==> flow/design.v <==
module  pc_verilog (
    input wire clk,
    input wire reset,
    input wire pc_enable,
    input wire [(16 - 1):0] opcode,
    input wire [(16 - 1):0] operand,
    input wire [(16 - 1):0] data,
    input wire [3:0] flags,  
    input wire read_enable,
    output wire [(16 - 1):0] pc,  
    output wire [(16 - 1):0] pc_debug_output
);
    localparam PC_JMP = 4'h0;
    localparam PC_JMPZ = 4'h1;
    localparam PC_JMPC = 4'h2;
    localparam PC_JMPN = 4'h3;
    localparam PC_JMPO = 4'h4;
    localparam PC_JMP_REL = 4'h5;
    localparam PC_JMPZ_REL = 4'h6;
    localparam PC_JMPC_REL = 4'h7;
    localparam PC_JMPN_REL = 4'h8;
    localparam PC_JMPO_REL = 4'h9;
    wire [3:0] pc_op_select;  
    wire [3:0] pc_op_operation;  
    assign pc_op_select = opcode[15:12];
    assign pc_op_operation = opcode[11:8];
    reg [(16 - 1):0] pc_register;
    assign pc = read_enable ? pc_register : 16'bz;
    assign pc_debug_output = pc_register;
    reg [(16 - 1):0] jump_val;
    always @(*) begin
        if ({pc_op_select} == 4'b0111) begin
            jump_val = data;
        end else begin
            jump_val = operand;
        end
    end
    always@(posedge clk) begin
        if (reset) begin
            pc_register <= 0;
        end else begin
            if (pc_enable) begin
                if ((pc_op_select == 4'b0111) || (pc_op_select == 4'b1111)) begin
                    case(pc_op_operation)
                        PC_JMP: pc_register <= jump_val;
                        PC_JMPZ: pc_register <= (flags[0] == 1'b1) ? jump_val : pc_register + 1'b1;
                        PC_JMPC: pc_register <= (flags[1] == 1'b1) ? jump_val : pc_register + 1'b1;
                        PC_JMPN: pc_register <= (flags[2] == 1'b1) ? jump_val : pc_register + 1'b1;
                        PC_JMPO: pc_register <= (flags[3] == 1'b1) ? jump_val : pc_register + 1'b1;
                        PC_JMP_REL: pc_register <= pc_register + jump_val;
                        PC_JMPZ_REL: pc_register <= (flags[0] == 1'b1) ? pc_register + jump_val : pc_register + 1'b1;
                        PC_JMPC_REL: pc_register <= (flags[1] == 1'b1) ? pc_register + jump_val : pc_register + 1'b1;
                        PC_JMPN_REL: pc_register <= (flags[2] == 1'b1) ? pc_register + jump_val : pc_register + 1'b1;
                        PC_JMPO_REL: pc_register <= (flags[3] == 1'b1) ? pc_register + jump_val : pc_register + 1'b1;
                        default: pc_register <= pc_register + 1'b1;
                    endcase
                end else begin
                    pc_register <= pc_register + 1'b1;
                end
            end
        end
    end
endmodule
## Step by step through the tools: pc_verilog

Tool output for the design above, in the order of the flow.
Lines are those of the file above, counted from 1.
Operators carry their Yosys type and port widths (W data, S select, Z words).
Cell names lack the library's common part.
Not given: --

| set-up | value |
|---|---|
| top | pc_verilog |
| clock input | clk |
| cell library | sky130hd |
| library corner | tt_025C_1v80 |

## Word-level counts

Source: Yosys, flattened and elaborated, memories not mapped. Widths are those after wreduce; folded enables and synchronous resets count as part of the registers. Registers that Yosys merges into a memory's read port (data or address) are not register bits. Print and check cells do not count. Equal cells are merged and count once.

| word-level totals | value |
|---|---|
| flip-flop bits (word level) | 16 |
| input port bits | 56 |
| output and inout bits | 32 |
| cells after elaboration | 28 |

| cells by class | value |
|---|---|
| $add $sub $neg | 2 |
| equal/unequal tests | 11 |
| muxes and demuxes | 12 |
| reduce/logical cells | 2 |

Operators with widths:

| operator | count |
|---|---|
| $mux W16 | 11 |
| $pmux W16 S10 | 1 |
| $eq A4 B3 Y1 const B | 5 |
| $add A16 B1 Y16 const B | 1 |
| $add A16 B16 Y16 | 1 |
| $eq A4 B4 Y1 const B | 3 |
| $eq A4 B2 Y1 const B | 2 |
| $eq A4 B1 Y1 const B | 1 |
| $logic_not A4 Y1 | 1 |
| $logic_or A1 B1 Y1 | 1 |

## Longest topological paths

Longest topological path by Yosys (ltp), each cell counted once; first at word level (registers and memories cut), then after technology mapping (sequential cells cut; the memories' decode and read muxes count).

| logic depth | value |
|---|---|
| depth in word-level cells | 6 |
| ABC_AREA | 0 |
| mapped depth | 13 |
| depth with buffers taken out | 12 |

## Mapped cells and area

The flow's flattened synthesis, as Yosys stat reports it; memories are mapped. The netlist is that of the ABC_AREA named above (0 if unset); the other value can give another one.
The area totals of this step are shown rounded.

| mapped netlist | value |
|---|---|
| standard cells after synthesis | 484 |
| chip area (Yosys) | 3450 um^2 |
| sequential area | 320 um^2 |
| mapped flip-flops | 16 |

Cell types:

| cell type | count | area in all (um^2) |
|---|---|---|
| dfxtp_1 | 16 | 320.307 |
| ha_1 | 19 | 237.728 |
| a21oi_1 | 35 | 175.168 |
| buf_4 | 22 | 165.158 |
| o21ai_0 | 31 | 155.149 |
| nand2_1 | 40 | 150.144 |
| nor2_1 | 39 | 146.39 |
| mux2i_1 | 14 | 140.134 |
| xnor2_1 | 16 | 140.134 |
| a21o_1 | 12 | 90.086 |
| mux2_2 | 7 | 78.826 |
| a31oi_1 | 12 | 75.072 |
| o22ai_1 | 12 | 75.072 |
| nand3_1 | 13 | 65.062 |
| inv_1 | 17 | 63.811 |
| nand2b_1 | 10 | 62.56 |
| xor2_1 | 7 | 61.309 |
| o21a_1 | 8 | 60.058 |

Not listed: further types 66, cells in them 154.

## Worst setup path after synthesis

Source: OpenSTA report_checks on the synthesized netlist (no wires, ideal clock, input and output delay 20% of the period each), path of least setup slack; recovery checks are left aside. Register names are those of the netlist, which keeps one name where synthesis merged equal registers.

| timing after synthesis | value |
|---|---|
| path type | input -> register |
| start point | input port opcode[15] |
| end point | register pc_register[9] |
| clock period | 4310 ps |
| input delay | 862 ps |
| setup time | 120 ps |
| launch time at the first pin | 862 ps |
| arrival | 3417 ps |
| slack | 774 ps |
| delay of the path | 2675 ps |
| stages | 11 |
| synthesis period reached | 3536 ps |

"delay of the path" = arrival - input delay + setup time.
"stages": output pins that drive a net of the path, with the launching flip-flop's if there is one; two outputs of one cell count as two.
"synthesis period reached" = period - worst setup slack (recovery checks aside). The figure is calculated, with input and output delays left at 20% of the set period.
Between the ends stands the longest chain of elaborated cells between them, by number of cells; it is not shown to be the way that was timed. Of several equally long chains one is given.
Each line given opens the expression or statement behind the cell; cells for indexed reads and writes are added by Yosys, which also makes memories of some case tables.
At most two assigning lines are given for a register; there are more.

| between the ends, after synthesis | value |
|---|---|
| cells stage by stage | nand4b_1 -> buf_2 -> mux2_2 -> ha_1 -> a21o_1 -> a22o_1 -> o21ba_2 -> o22ai_1 -> xor2_1 -> a21oi_1 -> a211o_1 |
| cells in the longest elaborated chain | 6 |
| elaborated cells on any way between the ends | 15 |
| classes of those cells | 1 x add/sub; 2 x eq/ne; 11 x mux; 1 x reduce/logical |

Ends and longest elaborated chain, after synthesis:

| what | RTL line | source |
|---|---|---|
| start, declared | 5 | `input wire [(16 - 1):0] opcode,` |
| $eq A4 B3 Y1 | 32 | `if ({pc_op_select} == 4'b0111) begin` |
| $mux W16 | 32 |  |
| $add A16 B16 Y16 | 54 | `PC_JMPO_REL: pc_register <= (flags[3] == 1'b1) ? pc_register + jump_val : pc_register + 1'b1;` |
| $mux W16 | 54 |  |
| $pmux W16 S10 | 44 | `case(pc_op_operation)` |
| $mux W16 | 43 | `if ((pc_op_select == 4'b0111) \|\| (pc_op_select == 4'b1111)) begin` |
| end, assigned | 45 | `PC_JMP: pc_register <= jump_val;` |
| end, assigned | 46 | `PC_JMPZ: pc_register <= (flags[0] == 1'b1) ? jump_val : pc_register + 1'b1;` |
| end, declared | 27 | `reg [(16 - 1):0] pc_register;` |

## Worst path after layout

Path of least setup slack in the final report of run A (OpenROAD, finished layout, wires in). Where an end is a register, its clock arrival counts in the times.
The path's times are printed in steps of 10 ps; the period is the one set.

| timing after layout | value |
|---|---|
| path type | input -> register |
| start point | input port opcode[12] |
| end point | register pc_register[15] |
| clock period | 6640 ps |
| input delay | 1330 ps |
| setup time | 110 ps |
| launch time at the first pin | 1330 ps |
| arrival | 5190 ps |
| slack | 1600 ps |
| stages | 11 |

Between the ends stands the longest chain of elaborated cells between them, by number of cells; it is not shown to be the way that was timed. Of several equally long chains one is given.
At most two assigning lines are given for a register; there are more.

| between the ends, after layout | value |
|---|---|
| cells stage by stage | clkdlybuf4s50_1 -> nand4b_1 -> buf_4 -> mux2_2 -> ha_1 -> or2_2 -> a311oi_1 -> o211ai_1 -> a41oi_1 -> xnor2_1 -> o31a_1 |
| cells in the longest elaborated chain | 6 |
| elaborated cells on any way between the ends | 15 |
| classes of those cells | 1 x add/sub; 2 x eq/ne; 11 x mux; 1 x reduce/logical |

Ends and longest elaborated chain, after layout:

| what | RTL line | source |
|---|---|---|
| start, declared | 5 | `input wire [(16 - 1):0] opcode,` |
| $eq A4 B3 Y1 | 32 | `if ({pc_op_select} == 4'b0111) begin` |
| $mux W16 | 32 |  |
| $add A16 B16 Y16 | 54 | `PC_JMPO_REL: pc_register <= (flags[3] == 1'b1) ? pc_register + jump_val : pc_register + 1'b1;` |
| $mux W16 | 54 |  |
| $pmux W16 S10 | 44 | `case(pc_op_operation)` |
| $mux W16 | 43 | `if ((pc_op_select == 4'b0111) \|\| (pc_op_select == 4'b1111)) begin` |
| end, assigned | 45 | `PC_JMP: pc_register <= jump_val;` |
| end, assigned | 46 | `PC_JMPZ: pc_register <= (flags[0] == 1'b1) ? jump_val : pc_register + 1'b1;` |
| end, declared | 27 | `reg [(16 - 1):0] pc_register;` |

Appendix: measured runs

Below are 2 stored runs of the flow (Yosys, OpenROAD; platform sky130hd) on pc_verilog, each with its settings and what was measured, unordered. Constraints: input delay and output delay 20% of the set period each, output load 0.01 pF.
By "clock period achieved" is meant the clock period of the run minus its worst setup slack. This is arithmetic on one report: input and output delays are still those of the set period (20% each).
"critical setup path time" means the part of the period allowed to the worst setup path (the constraints hold back 20% at inputs and 20% at outputs) less its slack; where the path has registers, the arrival times of their clocks count too.
"total power of the final layout" is the tool's figure for a default switching activity; nothing was simulated.
"critical setup path time" is known to 10 ps.
The measured numbers are rounded.
A setting shown as . is not set for that run.

| run | period_ns | CORE_UTILIZATION | SETUP_SLACK_MARGIN | PLACE_DENSITY_LB_ADDON | HOLD_SLACK_MARGIN | CELL_PAD_IN_SITES_DETAIL_PLACEMENT | TNS_END_PERCENT | CTS_CLUSTER_SIZE | CAP_MARGIN | MIN_ROUTING_LAYER | CORE_MARGIN | SLEW_MARGIN | PLACE_DENSITY | CELL_PAD_IN_SITES_GLOBAL_PLACEMENT | ABC_AREA | MAX_ROUTING_LAYER | clock period achieved (ps) | die outline area (um^2) | total negative slack on setup checks (ps) | utilization in the final report (%) | total power of the final layout (mW) | standard-cell area after layout (um^2) | setup slack of the worst path (ps) | Yosys chip area after synthesis (um^2) | worst hold slack in the final report (ps) | critical setup path time (ps) | worst setup path kind |
|---|---|---|---|---|---|---|---|---|---|---|---|---|---|---|---|---|---|---|---|---|---|---|---|---|---|---|---|
| run A | 6.64 | 25 | 0.02 | 0.2 | 0.13 | 0 | 100 | 27 | 25 | met2 | 2 | 20 | . | . | . | . | 5036 | 14800 | 0 | 32.2 | 0.468 | 4290 | 1600 | 3450 | 582 | 3710 | input -> register |
| run B | 3.08 | 18 | . | . | . | . | 25 | 96 | 35 | . | 2 | 30 | 0.54 | 2 | 1 | met4 | 2897 | 24100 | 0 | 29.0 | 1.35 | 6540 | 183 | 4120 | 604 | 2280 | input -> register |
